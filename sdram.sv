==> flow/design.v <==
module sdram
(
	inout  reg [15:0] SDRAM_DQ,    
	output reg [12:0] SDRAM_A,     
	output reg        SDRAM_DQML,  
	output reg        SDRAM_DQMH,  
	output reg  [1:0] SDRAM_BA,    
	output reg        SDRAM_nCS,   
	output reg        SDRAM_nWE,   
	output reg        SDRAM_nRAS,  
	output reg        SDRAM_nCAS,  
	output            SDRAM_CKE,
	input             init,			 
	input             clk,			 
	input             clkref,		 
	input       [1:0] bank,
	input       [7:0] din,			 
	output      [7:0] dout,			 
	input      [22:0] addr,        
	input             oe,          
	input             we          
);
assign SDRAM_CKE = ~init;
localparam RASCAS_DELAY   = 3'd3;    
localparam BURST_LENGTH   = 3'b000;  
localparam ACCESS_TYPE    = 1'b0;    
localparam CAS_LATENCY    = 3'd2;    
localparam OP_MODE        = 2'b00;   
localparam NO_WRITE_BURST = 1'b1;    
localparam MODE = { 3'b000, NO_WRITE_BURST, OP_MODE, CAS_LATENCY, ACCESS_TYPE, BURST_LENGTH}; 
localparam STATE_IDLE  = 3'd0;    
localparam STATE_START = 3'd1;    
localparam STATE_CONT  = STATE_START  + RASCAS_DELAY;  
localparam STATE_LAST  = 3'd7;    
reg  [2:0] q;
reg [22:0] a;
reg        wr;
reg        ram_req=0;
reg [15:0] i;
always @(posedge clk) begin
    reg [22:0] old_addr;
    reg old_rd, old_we, old_ref;
    old_ref<=clkref;
    if(q==STATE_IDLE) begin
        old_rd<=oe;
        old_we<=we;
        ram_req <= 0;
        wr <= 0;
        if((~old_rd & oe) | (~old_we & we)) begin
            ram_req <= 1;
            wr <= we;
            a <= addr;
        end
    end
    q <= q + 3'd1;
    if(old_ref ^ clkref) begin
        if (clkref) q <= 0;
        old_rd <= 0;
        old_we <= 0;
    end
end
localparam MODE_NORMAL = 2'b00;
localparam MODE_RESET  = 2'b01;
localparam MODE_LDM    = 2'b10;
localparam MODE_PRE    = 2'b11;
reg [1:0] mode=MODE_RESET;
reg [4:0] reset=5'h1f;
always @(posedge clk, posedge init) begin
	if (init) begin
		reset <= 5'h1f;
		mode <= MODE_RESET;
	end
	else if(q == STATE_LAST) begin
		if(reset != 0) begin
			reset <= reset - 5'd1;
			if(reset == 14)     mode <= MODE_PRE;
			else if(reset == 3) mode <= MODE_LDM;
			else                mode <= MODE_RESET;
		end
		else mode <= MODE_NORMAL;
	end
end
localparam CMD_INHIBIT         = 4'b1111;
localparam CMD_NOP             = 4'b0111;
localparam CMD_ACTIVE          = 4'b0011;
localparam CMD_READ            = 4'b0101;
localparam CMD_WRITE           = 4'b0100;
localparam CMD_BURST_TERMINATE = 4'b0110;
localparam CMD_PRECHARGE       = 4'b0010;
localparam CMD_AUTO_REFRESH    = 4'b0001;
localparam CMD_LOAD_MODE       = 4'b0000;
wire [7:0] ram_dout = a[0] ? i[15:8] : i[7:0];
assign dout = oe ? ram_dout : 8'hFF;
always @(posedge clk) begin
	casex({ram_req,wr,mode,q})
		{2'b1X, MODE_NORMAL, STATE_START}: {SDRAM_nCS, SDRAM_nRAS, SDRAM_nCAS, SDRAM_nWE} <= CMD_ACTIVE;
		{2'b11, MODE_NORMAL, STATE_CONT }: {SDRAM_nCS, SDRAM_nRAS, SDRAM_nCAS, SDRAM_nWE} <= CMD_WRITE;
		{2'b10, MODE_NORMAL, STATE_CONT }: {SDRAM_nCS, SDRAM_nRAS, SDRAM_nCAS, SDRAM_nWE} <= CMD_READ;
		{2'b0X, MODE_NORMAL, STATE_START}: {SDRAM_nCS, SDRAM_nRAS, SDRAM_nCAS, SDRAM_nWE} <= CMD_AUTO_REFRESH;
		{2'bXX,    MODE_LDM, STATE_START}: {SDRAM_nCS, SDRAM_nRAS, SDRAM_nCAS, SDRAM_nWE} <= CMD_LOAD_MODE;
		{2'bXX,    MODE_PRE, STATE_START}: {SDRAM_nCS, SDRAM_nRAS, SDRAM_nCAS, SDRAM_nWE} <= CMD_PRECHARGE;
		                          default: {SDRAM_nCS, SDRAM_nRAS, SDRAM_nCAS, SDRAM_nWE} <= CMD_INHIBIT;
	endcase
	casex({ram_req,mode,q})
		{1'b1,  MODE_NORMAL, STATE_START}: SDRAM_A <= a[21:9];
		{1'b1,  MODE_NORMAL, STATE_CONT }: SDRAM_A <= {4'b0010, a[22], a[8:1]};
		{1'bX,     MODE_LDM, STATE_START}: SDRAM_A <= MODE;
		{1'bX,     MODE_PRE, STATE_START}: SDRAM_A <= 13'b0010000000000;
		                          default: SDRAM_A <= 13'b0000000000000;
	endcase
	SDRAM_DQ <= 16'bZZZZZZZZZZZZZZZZ;
	if(q == STATE_START) begin
		SDRAM_BA <= (mode == MODE_NORMAL) ? bank : 2'b00;
		{SDRAM_DQMH,SDRAM_DQML} <= {~a[0] & wr,a[0] & wr};
	end
	if (q == STATE_CONT) begin
		if(wr) SDRAM_DQ <= { din, din };
	end
	if (q == STATE_CONT+CAS_LATENCY+1) begin
		if (~wr & ram_req) i <= SDRAM_DQ;
	end
end
endmodule
# Tool chain data of sdram
# What the tools print for sdram, step after step.
# Line numbers count from 1 in the design file above.
# Library cell names are shortened.
# Not given: n/a
[setup]
top = "sdram"
clk_port = "clk"
cell_library = "sky130hd"
corner = "tt_025C_1v80"

# Word-level counts
# Yosys after proc, flatten, opt, wreduce and memory -nomap, before mapping. Enables and synchronous resets that opt folds into registers are not counted as muxes. Memory bits, and registers merged into a memory's read port (data or address), are not among the register bits. Print and check cells are not counted. Equal cells are merged and count once.
[op_classes]
n_addsub = 2
eq_ne = 12
mux = 12
n_logic = 12
reduce_and_logical = 6
[ops]
columns = ["cell", "n"]
rows = [
  ["parallel mux 13 bit (select 4 bit)", 1],
  ["two-way mux 16 bit", 2],
  ["parallel mux 4 bit (select 6 bit)", 1],
  ["two-way mux 8 bit", 2],
  ["equality test 7 bit with constant B", 2],
  ["equality test 6 bit with constant B", 2],
  ["equality test 5 bit with constant B", 2],
  ["AND reduction 2 bit", 3],
  ["equality test 3 bit with constant B", 2],
  ["equality test 6 x 1 -> 1 bit with constant B", 1],
  ["two-way mux 3 bit", 2],
  ["two-way mux 2 bit", 3],
  ["bitwise AND 1 bit", 5],
  ["inverter 1 bit", 5],
  ["subtractor 5 x 1 -> 5 bit with constant B", 1],
  ["equality test 5 x 2 -> 1 bit with constant B", 1],
  ["equality test 5 x 4 -> 1 bit with constant B", 1],
  ["nonzero test 5 bit", 1],
  ["adder 3 x 1 -> 3 bit with constant B", 1],
  ["equality test 3 x 1 -> 1 bit with constant B", 1],
  ["zero test 3 bit", 1],
  ["zero test 2 bit", 1],
  ["bitwise OR 1 bit", 1],
  ["XOR 1 bit", 1],
  ["two-way mux 1 bit", 1],
]
[bits]
reg_bits = 91
input_bits = 38
out_inout_bits = 46
wordCells = 63

# Longest topological paths
# Depth = most cells in a row (Yosys ltp): at word level without a register or memory, in the mapped netlist without a sequential cell, where the memories' decode and read muxes count.
[logic_depth]
depth_word = 4
ABC_AREA = 1
ltp_mapped = 9
depth_no_buf = 9

# After synthesis
# The flow's flattened synthesis, as Yosys stat reports it; memories are mapped. The netlist is that of the ABC_AREA named above (0 if unset); the other value can give another one.
[mapped]
mapped_cells = 237
area_mm2 = 0.0027489
seqArea_mm2 = 0.0019143
ffs = 75
buffers = 11
[by_type]
columns = ["cell_type", "n", "type_area_um2"]
rows = [
  ["edfxtp_1", 37, 1.11E+03],
  ["dfxtp_1", 31, 620.595],
  ["nand2_1", 50, 187.68],
  ["dfstp_2", 6, 157.651],
  ["ha_1", 8, 100.096],
  ["inv_1", 24, 90.086],
  ["nand3_1", 16, 80.077],
  ["buf_4", 9, 67.565],
  ["nor2_1", 15, 56.304],
  ["or2_2", 8, 50.048],
  ["dfrtp_1", 1, 25.024],
  ["nor2_2", 4, 25.024],
  ["buf_6", 2, 22.522],
  ["o21ai_0", 4, 20.019],
  ["nand2_2", 3, 18.768],
  ["xor2_1", 2, 17.517],
  ["a21boi_0", 2, 15.014],
  ["a21oi_1", 3, 15.014],
]
# Not listed: further types 7, cells in them 12.

# Path before layout
# OpenSTA on the mapped netlist: ideal clock, no wires. The path of least setup slack (recovery checks aside). Input and output delay are each 20% of the period. Register names are those of the netlist, which keeps one name where synthesis merged equal registers.
[synth_timing]
path_type = "reg-to-reg"
start = "register q[0]"
end = "register a[0]"
tclk_ns = 2.81
setup_time_ns = 0.403
t_first_pin_ns = 0.000
arrival_time_ns = 1.910
t_required_ns = 2.407
path_slack_ns = 0.497
path_delay_ns = 2.313
driving_pins = 7
n_path_buf = 0
synth_period_reached_ns = 2.313
# "path_delay_ns" = arrival - input delay + setup time.
# "driving_pins" counts driving pins, that of a launching flip-flop among them; a cell with two outputs on the path counts twice.
# "synth_period_reached_ns" = period - worst setup slack (recovery checks aside). The figure is calculated, with input and output delays left at 20% of the set period.
# The rows between start and end are the longest chain of elaborated cells between them; the timing report does not say that the signal goes this way. Where chains are equally long, one stands for them.
# Each line given opens the expression or statement behind the cell; cells for indexed reads and writes are added by Yosys, which also makes memories of some case tables.
[synth_via]
path_cell_list = "dfxtp_1 > inv_1 > ha_1 > inv_1 > nor2_1 > inv_1 > nor2_1"
elab_chain_len = 2
cone_cells = 2
lines_between = 1
cone_classes = "reduce/logical: 2"
[synth_rtl]
columns = ["item", "line_no", "text"]
rows = [
  ["start, declared", 35, "reg  [2:0] q;"],
  ["start, assigned", 55, "q <= q + 3'd1;"],
  ["start, assigned", 57, "if (clkref) q <= 0;"],
  ["zero test 3 bit", 44, "if(q==STATE_IDLE) begin"],
  ["AND reduction 2 bit", "n/a", ""],
  ["end, assigned", 52, "a <= addr;"],
  ["end, declared", 36, "reg [22:0] a;"],
]

# Timing after layout
# Path of least setup slack in the final report of run 1 (OpenROAD, finished layout, wires in). Where an end is a register, its clock arrival counts in the times.
[layout_timing]
path_type = "input-to-output"
start = "input port oe"
end = "output port dout[7]"
tclk_ns = 3.3
input_delay_ns = 0.66
out_delay_ns = 0.66
t_first_pin_ns = 0.66
arrival_time_ns = 2.05
t_required_ns = 2.64
path_slack_ns = 0.59
driving_pins = 4
n_path_buf = 2
# The rows between start and end are the longest chain of elaborated cells between them; the timing report does not say that the signal goes this way. Where chains are equally long, one stands for them.
[layout_via]
path_cell_list = "clkdlybuf4s50_1 > inv_1 > or2_2 > clkdlybuf4s50_1"
elab_chain_len = 1
cone_cells = 1
lines_between = 1
cone_classes = "mux: 1"
[layout_rtl]
columns = ["item", "line_no", "text"]
rows = [
  ["start, declared", 20, "input oe,"],
  ["two-way mux 8 bit", 93, "assign dout = oe ? ram_dout : 8'hFF;"],
  ["end, declared", 18, "output [7:0] dout,"],
]

Subject: flow runs of sdram

Hi,

Design sdram on sky130hd. What follows are 2 stored runs of the flow, each under its own settings; their order means nothing. The constraints put input and output delay at 20% of the set period each and load the outputs with 0.01 pF.
"period_less_ws_ns" means the clock period less the worst setup slack. The figure is calculated, with input and output delays left at 20% of the set period.
"worst_path_time_ns": the worst setup path's part of the clock period (all of it between registers, 20% less for each end at a port) less its slack. A launch clock that arrives late makes it longer, a capture clock that arrives late makes it shorter.
"power_total_mw": no workload was simulated; the value follows from the tool's default switching activity.

# run 1
==> flow/run.sh <==
#!/bin/bash
# the make line also repeats the synthesis and layout settings of config.mk as NAME=value (left out here)
make -C /OpenROAD-flow-scripts/flow DESIGN_CONFIG=/design/flow/config.mk WORK_HOME=/design/flow/orfs CLKGATE_MAP_FILE= finish
==> flow/config.mk <==
export PLATFORM = sky130hd
export DESIGN_NAME = sdram
export DESIGN_NICKNAME = sdram
export VERILOG_FILES = /design/flow/design.v
export SDC_FILE = /design/flow/constraint.sdc
export NUM_CORES = 4
export LEC_CHECK = 0
export ABC_AREA = 1
export CAP_MARGIN = 20
export CELL_PAD_IN_SITES_GLOBAL_PLACEMENT = 0
export CORE_ASPECT_RATIO = 0.55
export CORE_MARGIN = 2
export CORE_UTILIZATION = 54
export PLACE_DENSITY_LB_ADDON = 0.13
export SETUP_SLACK_MARGIN = -0.08
export SLEW_MARGIN = 20
export TNS_END_PERCENT = 95
==> flow/constraint.sdc <==
create_clock -name core_clock -period 3.3 [get_ports {clk}]
set_input_delay 0.6600 -clock core_clock [delete_from_list [all_inputs] [get_ports {clk}]]
set_output_delay 0.6600 -clock core_clock [all_outputs]
set_load 0.01 [all_outputs]

==> run 1: results <==
tns_ns=0.000
setup_ws_ns=0.587
timing.hold.ws_ns=0.415
synthesis_area_mm2=0.0027489
period_less_ws_ns=2.713
final_util_pct=72.7
total_die_area_mm2=0.0057032
worst_path_time_ns=1.39
worst_setup_path_type="input-to-output"
final_stdcell_area_mm2=0.0035947
power_total_mw=2.242

# run 2
==> flow/run.sh <==
#!/bin/bash
# the make line also repeats the synthesis and layout settings of config.mk as NAME=value (left out here)
make -C /OpenROAD-flow-scripts/flow DESIGN_CONFIG=/design/flow/config.mk WORK_HOME=/design/flow/orfs CLKGATE_MAP_FILE= finish
==> flow/config.mk <==
export PLATFORM = sky130hd
export DESIGN_NAME = sdram
export DESIGN_NICKNAME = sdram
export VERILOG_FILES = /design/flow/design.v
export SDC_FILE = /design/flow/constraint.sdc
export NUM_CORES = 4
export LEC_CHECK = 0
export CAP_MARGIN = 20
export CORE_MARGIN = 2
export CORE_UTILIZATION = 44
export GPL_TIMING_DRIVEN = 0
export MAX_ROUTING_LAYER = met4
export MIN_ROUTING_LAYER = met2
export SETUP_SLACK_MARGIN = 0.17
export SLEW_MARGIN = 20
export TNS_END_PERCENT = 5
==> flow/constraint.sdc <==
create_clock -name core_clock -period 2.6 [get_ports {clk}]
set_input_delay 0.5200 -clock core_clock [delete_from_list [all_inputs] [get_ports {clk}]]
set_output_delay 0.5200 -clock core_clock [all_outputs]
set_load 0.01 [all_outputs]

==> run 2: results <==
tns_ns=0.000
setup_ws_ns=0.226
timing.hold.ws_ns=0.283
synthesis_area_mm2=0.0026338
period_less_ws_ns=2.374
final_util_pct=61.5
total_die_area_mm2=0.0066211
worst_path_time_ns=1.33
worst_setup_path_type="input-to-output"
final_stdcell_area_mm2=0.0035984
power_total_mw=2.873

Regards
